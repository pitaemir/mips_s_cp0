==> flow/design.v <==
module coprocessor0(
  input         clk, reset,
  input   [7:0] interrupts,
  input         cop0write,           
  input   [4:0] cp0_readaddress, 
  input   [4:0] cp0_writeaddress,
  input   [31:0] writecop0,          
  input   [31:0] pc,
  input         syscall,  
  input         ri,                  
  input         eret,                
  input         activeexception,
  output reg [31:0] cop0readdata,
  output        pendingexception
);
  wire [31:0] statusreg, causereg, epc, count, compare;
  wire [4:0]  exccode;
  wire        iec;  
  exceptionunit excu(
    .syscall(syscall),
    .ri(ri),
    .iec(iec),
    .interrupts(interrupts),
    .pendingexception(pendingexception),
    .exccode(exccode)
  );
  epcunit epcu(
    .clk(clk),
    .reset(reset),
    .activeexception(activeexception),
    .pc(pc),
    .epc(epc)
  );
  statusregunit srunit(
    .clk(clk),
    .reset(reset),
    .writeenable(cop0write && (cp0_writeaddress == 5'b01100)),  
    .activeexception(activeexception),
    .eret(eret),                     
    .writedata(writecop0),
    .statusreg(statusreg),
    .iec(iec)
  );
  causeregunit crunit(
    .clk(clk),
    .reset(reset),
    .activeexception(activeexception),
    .exccode(exccode),
    .causereg(causereg)
  );
  countregunit count_reg(
    .clk(clk),
    .reset(reset),
    .writeenable(cop0write && (cp0_writeaddress == 5'b01001)),  
    .writedata(writecop0),
    .count(count)
  );
  compareregunit compare_reg(
    .clk(clk),
    .reset(reset),
    .writeenable(cop0write && (cp0_writeaddress == 5'b01011)),  
    .writedata(writecop0),
    .compare(compare)
  );
  always @(cp0_readaddress or statusreg or causereg or epc or count or compare) begin
    case (cp0_readaddress)
      5'b01100: cop0readdata = statusreg;  
      5'b01101: cop0readdata = causereg;   
      5'b01110: cop0readdata = epc;        
      5'b01001: cop0readdata = count;      
      5'b01011: cop0readdata = compare;    
      default:  cop0readdata = 32'hxxxxxxxx;
    endcase
  end
endmodule
module exceptionunit(
  input        syscall,         
  input        ri,              
  input        iec,             
  input  [7:0] interrupts,      
  output reg   pendingexception,
  output reg [4:0] exccode
);
  wire interrupt = iec & (|interrupts);
  always @(*) begin
    pendingexception = interrupt | syscall | ri;
    if (interrupt)
      exccode = 5'b00001;   
    else if (syscall)
      exccode = 5'b01000;   
    else if (ri)
      exccode = 5'b01010;   
    else
      exccode = 5'b00000;   
  end
endmodule
module epcunit (
  input        clk,              
  input        reset,            
  input        activeexception,  
  input [31:0] pc,               
  output reg [31:0] epc          
);
  always @(posedge clk) begin
    if (reset)
      epc <= 32'b0;       
    else if (activeexception)
      epc <= pc;          
  end
endmodule
module statusregunit (
  input        clk,
  input        reset,
  input        writeenable,       
  input        activeexception,   
  input        eret,              
  input  [31:0] writedata,        
  output reg [31:0] statusreg,    
  output            iec           
);
  always @(posedge clk) begin
    if (reset) begin
      statusreg <= 32'b0;              
    end 
    else if (activeexception) begin
      statusreg[0] <= 1'b0;            
    end
    else if (eret) begin
      statusreg[0] <= 1'b1;            
    end
    else if (writeenable) begin
      statusreg <= writedata;          
    end
  end
  assign iec = statusreg[0];
endmodule
module causeregunit (
  input        clk,
  input        reset,
  input        activeexception,   
  input  [4:0] exccode,           
  input  [7:0] interrupts,        
  output reg [31:0] causereg
);
  always @(posedge clk) begin
    if (reset) begin
      causereg <= 32'b0;
    end
    else if (activeexception) begin
      causereg <= {27'b0, exccode, 2'b00};
    end
  end
endmodule
module countregunit (
  input        clk,
  input        reset,
  input        writeenable,    
  input  [31:0] writedata,
  output reg [31:0] count
);
  always @(posedge clk) begin
    if (reset)
      count <= 32'b0;
    else if (writeenable)
      count <= writedata;
    else
      count <= count + 1;
  end
endmodule
module compareregunit (
  input        clk,
  input        reset,
  input        writeenable,    
  input  [31:0] writedata,
  output reg [31:0] compare
);
  always @(posedge clk) begin
    if (reset)
      compare <= 32'b0;
    else if (writeenable)
      compare <= writedata;
  end
endmodule
* Tool chain data of coprocessor0 *
The steps from the RTL of coprocessor0 to its reports follow in flow order.
Line numbers count from 1 in the design file above.
Cell names lack the library's common part.
The mark n/a stands for no value.

set-up
  design top = coprocessor0
  clock = clk
  library = sky130hd
  library corner = tt_025C_1v80

* Word-level counts *
Counts by Yosys on the flattened word-level netlist (proc, flatten, opt, wreduce; memories kept). Register bits leave out memories and registers merged into their read ports (data or address). Print and check cells are left out. Cells with the same type and inputs are merged into one.

bit counts
  input port bits = 89
  register bits after elaboration = 133
  output and inout bits = 33
  cells after elaboration = 34

cells by class
  $add $sub $neg = 1
  mux-type cells = 7
  equality and inequality tests = 8
  bitwise gates (word level) = 5
  reductions and logical operators = 7

operator list
  cell                                                  number
  parallel mux 32 bit (select 5 bit)                    1
  equality test 5 x 4 -> 1 bit (second input constant)  8
  adder 32 x 1 -> 32 bit (second input constant)        1
  two-way mux 32 bit                                    1
  two-way mux 5 bit                                     2
  OR reduction 8 bit                                    1
  two-way mux 4 bit                                     1
  logical AND 1 bit                                     3
  AND reduction 3 bit                                   1
  OR 1 bit                                              2
  NOT 1 bit                                             2
  nonzero test 2 bit                                    1
  OR reduction 2 bit                                    1
  two-way mux 1 bit                                     2
  AND 1 bit                                             1

* Logic depth *
Longest topological path by Yosys (ltp), each cell counted once; first at word level (registers and memories cut), then after technology mapping (sequential cells cut; the memories' decode and read muxes count).

logic depth
  depth after elaboration = 4
  ABC_AREA = 0
  gate-level depth with buffers = 7
  depth with buffers taken out = 6

* Mapped cells and area *
The flow's flattened synthesis, as Yosys stat reports it; memories are mapped. The netlist is that of the ABC_AREA named above (0 if unset); the other value can give another one.

mapped netlist
  synthesis area = 6,104.6 um^2
  cell count = 725
  flip-flops = 131
  sequential area = 2,622.5 um^2
  buffer cells = 54

cells by type
  cell      number  area in all (um^2)
  dfxtp_1   131     2.62E+03
  mux2i_1   61      610.586
  nand2_1   143     536.765
  nor2_1    103     386.621
  a21oi_1   67      335.322
  a221o_1   29      290.278
  a211oi_1  26      195.187
  clkbuf_1  39      146.39
  xor2_1    15      131.376
  xnor2_1   13      113.859
  nand4_1   10      62.56
  nand3_1   12      60.058
  buf_2     10      50.048
  nand4_4   2       42.541
  nor4_4    2       42.541
  nor3_1    6       30.029
  a22o_1    3       26.275
  a32oi_1   3       26.275

Not listed: further types 27, cells in them 50.
The figures by module come from a second, unflattened synthesis with its own total; it is not the netlist above.

unflattened totals
  cell total of the unflattened synthesis = 822
  area total of the unflattened synthesis = 7,589.8 um^2

Rows give one instance, submodules left out.

by module
  module          area (um^2)  times used  seq. area (um^2)  cells
  countregunit    1,850.5      1           640.6             227
  coprocessor0    1,478.9      1           0.0               194
  statusregunit   1,457.6      1           640.6             140
  compareregunit  1,163.6      1           640.6             103
  epcunit         1,163.6      1           640.6             103
  causeregunit    386.6        1           100.1             44
  exceptionunit   88.8         1           0.0               11

* Worst setup path after synthesis *
Source: OpenSTA report_checks on the synthesized netlist (no wires, ideal clock, input and output delay 20% of the period each), path of least setup slack; recovery checks are left aside. Register names are those of the netlist, which keeps one name where synthesis merged equal registers.

timing path after synthesis
  path kind = input -> output
  start point = in cp0_readaddress[1]
  end point = out cop0readdata[11]
  launch time at the first pin = 436 ps
  path slack = -82 ps
  input delay = 436 ps
  buffers on the path = 3
  arrival = 1,826 ps
  driving pins on the path = 6
  path delay = 1,390 ps
  period = 2,180 ps
  required time = 1,744 ps
  external output delay = 436 ps
  period reached after synthesis = 2,262 ps

"path delay" = arrival - input delay + setup time.
At an output port there is no setup time.
"driving pins on the path": output pins that drive a net of the path, with the launching flip-flop's if there is one; two outputs of one cell count as two.
"period reached after synthesis" = period - worst setup slack (recovery checks aside). The figure is calculated, with input and output delays left at 20% of the set period.
The rows between start and end are the longest chain of elaborated cells between them; the timing report does not say that the signal goes this way. Where chains are equally long, one stands for them.
A line is the first line of the expression or statement that the cell stems from. Yosys adds cells for indexed reads and writes and turns some case tables into memories.

on the way, after synthesis
  cell sequence = clkbuf_1 -> nor3b_2 -> nor3_1 -> buf_2 -> buf_2 -> a221o_1
  cells in the longest elaborated chain = 2
  elaborated cells between the ends (all ways) = 6
  source lines of those cells = 1
  classes of those cells = 5 x eq/ne; 1 x mux

RTL lines, path after synthesis
  what                                line  text
  start: declaration                  5     input   [4:0] cp0_readaddress,
  equality test 5 x 4 -> 1 bit        66    case (cp0_readaddress)
  parallel mux 32 bit (select 5 bit)  66
  end: declaration                    13    output reg [31:0] cop0readdata,

* Worst path after layout *
From the final timing report of job 1: the path of least setup slack in the routed layout; clock arrival at registers is part of the times.
The path's times are printed in steps of 10 ps; the period is the one set.

timing path after layout
  path kind = input -> output
  start point = in cp0_readaddress[4]
  end point = out cop0readdata[22]
  period = 4,050 ps
  launch time at the first pin = 810 ps
  input delay = 810 ps
  arrival = 3,010 ps
  path slack = 230 ps
  external output delay = 810 ps
  required time = 3,240 ps
  buffers on the path = 3
  driving pins on the path = 7

The rows between start and end are the longest chain of elaborated cells between them; the timing report does not say that the signal goes this way. Where chains are equally long, one stands for them.

on the way, after layout
  cell sequence = clkdlybuf4s50_1 -> nand3b_1 -> nor3b_4 -> nor3_2 -> buf_4 -> a221o_1 -> clkdlybuf4s50_1
  cells in the longest elaborated chain = 2
  elaborated cells between the ends (all ways) = 6
  source lines of those cells = 1
  classes of those cells = 5 x eq/ne; 1 x mux

RTL lines, path after layout
  what                                line  text
  start: declaration                  5     input   [4:0] cp0_readaddress,
  equality test 5 x 4 -> 1 bit        66    case (cp0_readaddress)
  parallel mux 32 bit (select 5 bit)  66
  end: declaration                    13    output reg [31:0] cop0readdata,

## Implementation results

Measured results for coprocessor0: 2 stored runs of the Yosys and OpenROAD flow on sky130hd. The settings differ; the order carries no meaning. The constraints put input and output delay at 20% of the set period each and load the outputs with 0.01 pF.
"achieved clock period" = clock period - worst setup slack. The figure is calculated, with input and output delays left at 20% of the set period.
By "worst setup path time" is meant the share of the clock period that the worst setup path is allowed (20% is reserved at inputs, 20% at outputs), minus its slack. Clock arrival times at its registers enter into it.
"power": no workload was simulated; the value follows from the tool's default switching activity.
"worst setup path time" is known to 10 ps.

Job 1
==> flow/run.sh <==
#!/bin/bash
# the make line also repeats the synthesis and layout settings of config.mk as NAME=value (left out here)
make -C /OpenROAD-flow-scripts/flow DESIGN_CONFIG=/design/flow/config.mk WORK_HOME=/design/flow/orfs CLKGATE_MAP_FILE= finish
==> flow/config.mk <==
export PLATFORM = sky130hd
export DESIGN_NAME = coprocessor0
export DESIGN_NICKNAME = coprocessor0
export VERILOG_FILES = /design/flow/design.v
export SDC_FILE = /design/flow/constraint.sdc
export NUM_CORES = 4
export LEC_CHECK = 0
export CAP_MARGIN = 20
export CELL_PAD_IN_SITES_GLOBAL_PLACEMENT = 2
export CORE_ASPECT_RATIO = 1.5
export CORE_MARGIN = 2
export CORE_UTILIZATION = 41
export CTS_CLUSTER_DIAMETER = 238
export GPL_ROUTABILITY_DRIVEN = 0
export GPL_TIMING_DRIVEN = 1
export PLACE_DENSITY = 0.42
export SETUP_SLACK_MARGIN = -0.31
export SLEW_MARGIN = 20
==> flow/constraint.sdc <==
create_clock -name core_clock -period 4.05 [get_ports {clk}]
set_input_delay 0.8100 -clock core_clock [delete_from_list [all_inputs] [get_ports {clk}]]
set_output_delay 0.8100 -clock core_clock [all_outputs]
set_load 0.01 [all_outputs]

==> results of job 1 <==
chip area after synthesis (Yosys): 6,104.6 um^2
die area: 15,901.5 um^2
standard-cell area of the final layout: 8,101.5 um^2
utilization: 55.8%
worst setup slack after layout: 231 ps
total negative slack: 0 ps
worst hold slack: 451 ps
power: 0.003156 W
achieved clock period: 3,819 ps
worst setup path time: 2,200 ps
worst setup path kind: input -> output

Job 2
==> flow/run.sh <==
#!/bin/bash
# the make line also repeats the synthesis and layout settings of config.mk as NAME=value (left out here)
make -C /OpenROAD-flow-scripts/flow DESIGN_CONFIG=/design/flow/config.mk WORK_HOME=/design/flow/orfs CLKGATE_MAP_FILE= finish
==> flow/config.mk <==
export PLATFORM = sky130hd
export DESIGN_NAME = coprocessor0
export DESIGN_NICKNAME = coprocessor0
export VERILOG_FILES = /design/flow/design.v
export SDC_FILE = /design/flow/constraint.sdc
export NUM_CORES = 4
export LEC_CHECK = 0
export CAP_MARGIN = 20
export CELL_PAD_IN_SITES_GLOBAL_PLACEMENT = 0
export CORE_MARGIN = 2
export CORE_UTILIZATION = 15
export MIN_ROUTING_LAYER = met2
export PLACE_DENSITY_LB_ADDON = 0.02
export SLEW_MARGIN = 0
export TNS_END_PERCENT = 95
==> flow/constraint.sdc <==
create_clock -name core_clock -period 2.78 [get_ports {clk}]
set_input_delay 0.5560 -clock core_clock [delete_from_list [all_inputs] [get_ports {clk}]]
set_output_delay 0.5560 -clock core_clock [all_outputs]
set_load 0.01 [all_outputs]

==> results of job 2 <==
chip area after synthesis (Yosys): 6,104.6 um^2
die area: 42,326.9 um^2
standard-cell area of the final layout: 8,828.5 um^2
utilization: 22.1%
worst setup slack after layout: 107 ps
total negative slack: 0 ps
worst hold slack: 453 ps
power: 0.00489 W
achieved clock period: 2,673 ps
worst setup path time: 1,560 ps
worst setup path kind: input -> output
